==> flow/design.v <==
`timescale 1ns / 1ps
module lcd_type (
    input clk,
    input nrst,
    input sw0,
    input btn0,
    input btn1,
    input btn2,
    input btn3,
    output reg [3:0] data,
    output reg rs,
    output reg rw,
    output reg en
);
    reg [31:0]  delay_counter;
    parameter M1    =    100000;
    parameter U400  =     40000;
    task enable;
        input en_flag;
        begin 
            if (delay_counter == (en_flag == 1) ? U400 : M1) begin
                en <= (en_flag == 1) ? 1'b1 : 1'b0;
                delay_counter <= 0;
            end else begin
                delay_counter <= delay_counter + 1;
            end
        end
    endtask
    task set_data;
        input [3:0] nibble;
        begin
            if (delay_counter == U400) begin
                data <= nibble;
                delay_counter <= 0;
                enable(1);  
                enable(0);  
            end else begin
                delay_counter <= delay_counter + 1;
            end
        end
    endtask
    always @(posedge clk or negedge nrst) begin
        if (!nrst) begin
            delay_counter   <= 0;
            data            <= 4'b0000;
            rs              <= 0;
            en              <= 0;
        end else begin
            if (sw0) begin  
                if (btn2) begin  
                    set_data(4'b0001);
                    set_data(4'b0100);
                end else if (btn3) begin  
                    set_data(4'b0001);
                    set_data(4'b0000);
                end  
            end
        end
    end
endmodule
---- Tool chain data of lcd_type ----
The steps from the RTL of lcd_type to its reports follow in flow order.
Line numbers count from 1 in the design file above.
Library cell names are shortened.
Not given: n/a
set-up
  top module .............................. lcd_type
  clock port .............................. clk
  standard-cell library ................... sky130hd
  timing corner ........................... tt_025C_1v80

---- After elaboration ----
Yosys after proc, flatten, opt, wreduce and memory -nomap, before mapping. Memory bits, and registers merged into a memory's read port (data or address), are not among the register bits. Print and check cells are not counted. Equal cells are merged and count once.
cells by class
  mux-type cells .......................... 15
  reductions and logical operators ........ 6
  equal/unequal tests ..................... 2
  add/sub/neg operators ................... 1
operators by type and width
  cell                                                    number
  2-to-1 mux 32 bit                                       4
  nonzero test 32 bit                                     2
  2-to-1 mux 17 bit                                       2
  adder 32 x 1 -> 32 bit (second input constant)          1
  equality test 32 x 1 -> 1 bit (second input constant)   1
  equality test 32 x 16 -> 1 bit (second input constant)  1
  logical NOT 32 bit                                      1
  2-to-1 mux 4 bit                                        4
  2-to-1 mux 1 bit                                        5
  AND reduction 3 bit                                     1
  AND reduction 2 bit                                     1
  nonzero test 2 bit                                      1
storage and ports
  input port bits ......................... 7
  register bits after elaboration ......... 37
  output and inout bits ................... 7
  elaborated cells ........................ 27

---- Depth ----
Yosys ltp: most cells in a row. Word level: on the elaborated netlist, between registers, memories and ports. Mapped: between sequential cells and ports; inverters and the memories' decode and read muxes count.
logic depth
  depth after elaboration ................. 8
  ABC_AREA ................................ 0
  depth in mapped cells ................... 6
  mapped depth without buffers ............ 6

---- Netlist ----
The flow's flattened synthesis, as Yosys stat reports it; memories are mapped. The netlist is that of the ABC_AREA named above (0 if unset); the other value can give another one.
cell types
  cell     number  total area (µm²)
  dfrtp_1  33      825.792
  xnor2_1  25      218.96
  nand4_1  16      100.096
  nand2_1  15      56.304
  nor4_1   9       56.304
  nand3_1  10      50.048
  buf_4    6       45.043
  nor2_1   9       33.782
  nor4b_1  3       26.275
  ha_1     2       25.024
  inv_1    6       22.522
  nand4_4  1       21.27
  nor4_4   1       21.27
  nor3_1   4       20.019
  xor2_1   2       17.517
  nor3_4   1       16.266
  o21ai_0  3       15.014
  and3_1   2       12.512
Other cell types: 16; their cells: 18.
mapped netlist
  chip area (Yosys) ....................... 1714.1 µm²
  buffer cells ............................ 9
  cells in the netlist .................... 166
  area of sequential cells ................ 825.8 µm²
  mapped flip-flops ....................... 33

---- Path before layout ----
Path of least setup slack by OpenSTA after synthesis, without wires, with an ideal clock, recovery checks aside; 20% of the period is set as input and as output delay. Where synthesis merged equal registers, the netlist keeps one of their names.
path after synthesis
  path kind ............................... flip-flop to flip-flop
  start point ............................. reg delay_counter[0]
  end point ............................... reg data[2]
  setup time .............................. 0.128 ns
  period .................................. 2.4 ns
  stages .................................. 7
  delay of the path ....................... 1.737 ns
  slack ................................... 0.664 ns
  required time ........................... 2.272 ns
  launch time at the first pin ............ 0.000 ns
  arrival ................................. 1.609 ns
  buffers on the path ..................... 0
  period reached after synthesis .......... 1.736 ns
"delay of the path" is the arrival time less input delay plus setup time.
"stages" counts driving pins, that of a launching flip-flop among them; a cell with two outputs on the path counts twice.
"period reached after synthesis" is the clock period less the worst setup slack; recovery checks do not enter. This is arithmetic on one report: input and output delays are still those of the set period (20% each).
Between the ends stands the longest chain of elaborated cells between them, by number of cells; it is not shown to be the way that was timed. Of several equally long chains one is given.
A line is the first line of the expression or statement that the cell stems from. Yosys adds cells for indexed reads and writes and turns some case tables into memories.
between the ends, after synthesis
  cell sequence ........................... dfrtp_1 > inv_1 > ha_1 > nor4b_1 > nand4_1 > nor3_4 > mux2_1
  length of the longest elaborated chain .. 4
  elaborated cells between the ends (all ways) .. 6
  RTL lines with such cells ............... 3
  classes of those cells .................. 1 x eq/ne; 4 x mux; 1 x reduce/logical
RTL lines, path after synthesis
  element                         RTL line  RTL
  start, declared                 15        reg [31:0]  delay_counter;
  start, assigned                 44        delay_counter   <= 0;
  equality test 32 x 16 -> 1 bit  32        if (delay_counter == U400) begin
  2-to-1 mux 4 bit                32
  2-to-1 mux 4 bit                53        end else if (btn3) begin
  2-to-1 mux 4 bit                50        if (btn2) begin
  end, assigned                   45        data            <= 4'b0000;
  end, declared                   10        output reg [3:0] data,

Subject: flow runs of lcd_type

Hi,

Module lcd_type, platform sky130hd: 2 stored runs of the flow (Yosys, OpenROAD) with differing settings, in no particular order. Input and output delays are each 20% of the period that was set; the output load is 0.01 pF.

Flow files of flow run 1
==> flow/run.sh <==
#!/bin/bash
# the make line also repeats the synthesis and layout settings of config.mk as NAME=value (left out here)
make -C /OpenROAD-flow-scripts/flow DESIGN_CONFIG=/design/flow/config.mk WORK_HOME=/design/flow/orfs CLKGATE_MAP_FILE= finish
==> flow/config.mk <==
export PLATFORM = sky130hd
export DESIGN_NAME = lcd_type
export DESIGN_NICKNAME = lcd_type
export VERILOG_FILES = /design/flow/design.v
export SDC_FILE = /design/flow/constraint.sdc
export NUM_CORES = 4
export LEC_CHECK = 0
export ABC_AREA = 0
export CAP_MARGIN = 20
export CELL_PAD_IN_SITES_GLOBAL_PLACEMENT = 3
export CORE_MARGIN = 2
export CORE_UTILIZATION = 56
export CTS_CLUSTER_DIAMETER = 23
export GPL_ROUTABILITY_DRIVEN = 0
export HOLD_SLACK_MARGIN = 0.21
export MAX_ROUTING_LAYER = met4
export PLACE_DENSITY_LB_ADDON = 0.09
export SETUP_SLACK_MARGIN = 0.11
export SLEW_MARGIN = 20
==> flow/constraint.sdc <==
create_clock -name core_clock -period 1.34 [get_ports {clk}]
set_input_delay 0.2680 -clock core_clock [delete_from_list [all_inputs] [get_ports {clk}]]
set_output_delay 0.2680 -clock core_clock [all_outputs]
set_load 0.01 [all_outputs]

report of flow run 1: did not finish, place, FLW-0024

Flow files of flow run 2
==> flow/run.sh <==
#!/bin/bash
# the make line also repeats the synthesis and layout settings of config.mk as NAME=value (left out here)
make -C /OpenROAD-flow-scripts/flow DESIGN_CONFIG=/design/flow/config.mk WORK_HOME=/design/flow/orfs CLKGATE_MAP_FILE= finish
==> flow/config.mk <==
export PLATFORM = sky130hd
export DESIGN_NAME = lcd_type
export DESIGN_NICKNAME = lcd_type
export VERILOG_FILES = /design/flow/design.v
export SDC_FILE = /design/flow/constraint.sdc
export NUM_CORES = 4
export LEC_CHECK = 0
export CAP_MARGIN = 40
export CELL_PAD_IN_SITES_DETAIL_PLACEMENT = 2
export CORE_MARGIN = 2
export CORE_UTILIZATION = 69
export CTS_CLUSTER_DIAMETER = 218
export MAX_ROUTING_LAYER = met5
export PLACE_DENSITY = 0.8
export SLEW_MARGIN = 20
==> flow/constraint.sdc <==
create_clock -name core_clock -period 1.2 [get_ports {clk}]
set_input_delay 0.2400 -clock core_clock [delete_from_list [all_inputs] [get_ports {clk}]]
set_output_delay 0.2400 -clock core_clock [all_outputs]
set_load 0.01 [all_outputs]

report of flow run 2: did not finish, place, DPL-0033

Regards
